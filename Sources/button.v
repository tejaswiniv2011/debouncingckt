==> flow/design.v <==
`timescale 1ns / 1ps
module button(
input clk,reset_n,
input noisy,
output debounced,
output p_edge,n_edge,_edge
    );
    debouncer_delayed DD0(
    .clk(clk),
    .reset_n(reset_n),
    .noisy(noisy),
    .debounced(debounced)
    );
    edge_detector ED0(
    .clk(clk),
    .reset_n(reset_n),
    .level(debounced),
    .p_edge(p_edge),
    .n_edge(n_edge),
    ._edge(_edge)
    );
endmodule
`timescale 1ns / 1ps
module debouncer_delayed(
input clk,reset_n,
input noisy,
output debounced
    );
  wire timer_done,timer_reset;
  debouncer_delayed_fsm FSMO(
  .clk(clk),
  .reset_n(reset_n),
  .noisy(noisy),
  .timer_done(timer_done),
  .timer_reset(timer_reset),
  .debounced(debounced)
 );
  timer_parameter #(.FINAL_VALUE(1_999_999)) T0(
  .clk(clk),
  .reset_n(~timer_reset),
  .enable(~timer_reset),
  .done(timer_done)
  );
endmodule
`timescale 1ns / 1ps
module debouncer_delayed_fsm(
input clk,reset_n,
input noisy,timer_done,
output timer_reset,debounced
    );
    reg [1:0] state_reg,state_next;
    parameter s0=0,s1=1,s2=2,s3=3;
    always @(posedge clk,negedge reset_n)
    begin
      if(~reset_n)
         state_reg <= 0;
      else 
        state_reg <= state_next;
     end
     always @(*)
     begin
     state_next=state_reg;
     case(state_reg)
      s0: if(~noisy)
             state_next=s0;
           else if(noisy)
             state_next=s1;
      s1: if(~noisy)
             state_next=s0;
           else if(noisy & ~timer_done)
             state_next=s1;
           else if(noisy & timer_done)
             state_next=s2;
       s2: if(~noisy)
             state_next=s3;
           else if(noisy)
             state_next=s2;  
       s3: if(noisy)
             state_next=s2;
           else if(~noisy & ~timer_done)
             state_next=s3;
           else if(~noisy & timer_done)
             state_next=s0;
     default:state_next=s0;
  endcase
 end
   assign timer_reset = (state_reg==s0) | (state_reg==s2);
   assign debounced = (state_reg==s2) |(state_reg==s3);
endmodule
`timescale 1ns / 1ps
module edge_detector(
input clk,reset_n,
input level,
output p_edge,n_edge,_edge
);
 reg state_reg,state_next;
 parameter s0=0,s1=1;
  always @(posedge clk,negedge reset_n)
  begin 
     if(~reset_n)
       state_reg <= 'b0;
     else 
       state_reg <= state_next;
   end
   always @(*)
   begin  
       case(state_reg)
            s0:if(level)
                 state_next=s1;
                else
                 state_next=s0;
             s1:if(level)
                 state_next=s1;
                 else
                 state_next=s0;
           default:state_next=s0;
        endcase
      end
      assign p_edge=(state_reg==s0)&level;
      assign n_edge=(state_reg==s1)& ~level;
      assign _edge= p_edge |n_edge;    
endmodule
`timescale 1ns / 1ps
module timer_parameter
     #(parameter FINAL_VALUE=255)(
       input clk,reset_n,
       input enable,
       output done
    );
    localparam BITS=$clog2(FINAL_VALUE);
    reg [BITS-1:0] Q_reg,Q_next;
    always @(posedge clk,negedge reset_n)
    begin
      if(~reset_n)
        Q_reg <= 'b0;
      else if(enable)
        Q_reg <= Q_next;
      else
       Q_reg <= Q_reg;
     end
    assign done=Q_reg==FINAL_VALUE;
    always @(*)
    Q_next=done?'b0:Q_reg+1;
endmodule
# From RTL to reports: button
# The steps from the RTL of button to its reports follow in flow order.
# Line numbers count from 1 in the design file above.
# Cell names lack the library's common part.
# The mark n/a stands for no value.
# setup
design	button
clock	clk
cell_library	sky130hd
lib_corner	tt_025C_1v80

# After elaboration
# Yosys after proc, flatten, opt, wreduce and memory -nomap, before mapping. Memory bits, and registers merged into a memory's read port (data or address), are not among the register bits. Print and check cells are not counted. Equal cells are merged and count once.
# op_classes
addsub	1
mul	0
n_div	0
n_cmp	0
equal	6
shift	0
n_mux	11
bitwise	13
reduce_and_logical	2
# ops
operator	count
21-bit by 1-bit adder with 21-bit output (second input constant)	1
21-bit == test (second input constant)	1
21-bit 2-to-1 mux	1
2-bit 2-to-1 mux	6
4-bit != test (second input constant)	2
2-bit case mux with 4-bit select	1
1-bit AND	6
1-bit NOT	4
2-bit == test (second input constant)	2
1-bit bitwise OR	3
1-bit 2-to-1 mux	3
2-bit by 1-bit == test with 1-bit output (second input constant)	1
2-bit zero test	1
2-bit AND reduction	1
# bits
ff_bits	24
latchBits	0
ramBits	0
romBits	0
clocked_rd_ports_x_width	0
memories	0
in_bits	3
out_inout_bits	4
elab_cells	36

# Logic depth
# Depth = most cells in a row (Yosys ltp): at word level without a register or memory, in the mapped netlist without a sequential cell, where the memories' decode and read muxes count.
# depth
depth_word	6
ABC_AREA	0
ltp_mapped	6
mapped_depth_nobuf	5

# After synthesis
# Source: synth_stat.txt of the flow (Yosys; design flattened, memories mapped). It holds for the ABC_AREA given above (unset counts as 0); a run with the other value may have another netlist.
# synth_totals
cells	134
synth_area_um2	1295.0
seq_area_um2	651.9
ff_cells	26
buf_cells	4
# types
cell_type	count
dfrtp_1	25
xnor2_1	9
nand2_1	13
nand3_1	9
o21ai_0	9
ha_1	3
or3_1	6
xor2_1	4
a21oi_1	6
inv_1	8
dfstp_2	1
nor2_1	7
or4_1	3
nor3_1	4
nand4_1	3
nor4_1	3
nor4b_1	2
and3_1	2
# Not listed: further types 13, cells in them 17.
# The figures by module come from a second, unflattened synthesis with its own total; it is not the netlist above.
# unflattened
cells_unflattened	129
hier_area_um2	1305.0
# Rows give one instance, submodules left out.
# by_module
module	instances	cells	mod_area_um2	seq_area_um2
timer_parameter #(FINAL_VALUE=1999999)	1	107	1068.5	525.5
debouncer_delayed_fsm	1	15	171.4	101.3
edge_detector	1	6	61.3	25.0
debouncer_delayed	1	1	3.8	0.0
button	1	0	0.0	0.0

# Path before layout
# OpenSTA on the mapped netlist: ideal clock, no wires. The path of least setup slack (recovery checks aside). Input and output delay are each 20% of the period. Register names are those of the netlist, which keeps one name where synthesis merged equal registers.
# synth_path
path_kind	reg2reg
start	register DD0.T0.Q_reg[0]
end	register DD0.T0.Q_reg[18]
period_ps	2950
setup_time_ps	78
launch_ps	0
arrival_time_ps	1932
slack_ps	940
path_delay_ps	2010
path_stages	7
path_buffers	1
synth_period_reached_ps	2010
# "path_delay_ps" is the arrival time less input delay plus setup time.
# "path_stages" counts driving pins, that of a launching flip-flop among them; a cell with two outputs on the path counts twice.
# "synth_period_reached_ps" = period - worst setup slack (recovery checks aside). The figure is calculated, with input and output delays left at 20% of the set period.
# Between the ends stands the longest chain of elaborated cells between them, by number of cells; it is not shown to be the way that was timed. Of several equally long chains one is given.
# Each line given opens the expression or statement behind the cell; cells for indexed reads and writes are added by Yosys, which also makes memories of some case tables.
# A register here has more assigning lines than the two given.
# synth_between
path_cell_list	dfrtp_1 ha_1 or3b_1 or4_1 clkbuf_1 or3_1 a21oi_1
elab_chain_len	2
cone_cells	3
cone_lines	2
# synth_rtl
element	line	rtl
from (decl)	131	reg [BITS-1:0] Q_reg,Q_next;
from (assign)	137	Q_reg <= Q_next;
from (assign)	139	Q_reg <= Q_reg;
21-bit by 1-bit adder with 21-bit output	143	Q_next=done?'b0:Q_reg+1;
21-bit 2-to-1 mux	143
to (assign)	137
to (assign)	139
to (decl)	131

# Worst path after layout
# From the final timing report of job 1: the path of least setup slack in the routed layout; clock arrival at registers is part of the times.
# The path's times are printed in steps of 10 ps; the period is the one set.
# layout_path
path_kind	reg2reg
start	register DD0.FSMO.state_reg
end	register DD0.T0.Q_reg[20]
period_ps	1300
setup_time_ps	50
launch_ps	320
arrival_time_ps	2230
slack_ps	-670
path_stages	6
path_buffers	1
# An end named without its bit number is one bit of that signal or, where synthesis recoded a state register, one of its new flip-flops.
# A register here has more assigning lines than the two given.
# layout_between
path_cell_list	dfrtp_1 buf_6 or3b_4 or4_4 or3_1 a21oi_2
# layout_rtl
element	line	rtl
from (decl)	51	reg [1:0] state_reg,state_next;
from (assign)	56	state_reg <= 0;
from (assign)	58	state_reg <= state_next;
to (assign)	137	Q_reg <= Q_next;
to (assign)	139	Q_reg <= Q_reg;
to (decl)	131	reg [BITS-1:0] Q_reg,Q_next;
# Chain of elaborated cells between the ends: none given.

# Below are 2 stored runs of the flow (Yosys, OpenROAD; platform sky130hd) on button, each with its settings and what was measured, unordered. Constraints: input delay and output delay 20% of the set period each, output load 0.01 pF.
# "totalPower_uw" is the tool's figure for a default switching activity; nothing was simulated.
# Among the settings, - means not set for that run.
run	period_ns	CAP_MARGIN	CORE_MARGIN	CORE_UTILIZATION	SLEW_MARGIN	SETUP_SLACK_MARGIN	CORE_ASPECT_RATIO	CELL_PAD_IN_SITES_GLOBAL_PLACEMENT	ABC_AREA	GPL_TIMING_DRIVEN	CTS_CLUSTER_SIZE	CTS_CLUSTER_DIAMETER	utilization_pct	totalPower_uw	ws_setup_ps	die_footprint_um2	synthArea_um2
job 1	1.3	20	2	40	20	-	-	-	-	-	-	-	67.6	2993	-670	3708.8	1295.0
job 2	2.66	15	2	30	20	0.35	0.5	1	0	0	21	263	37.6	1092	465	4890.3	1295.0
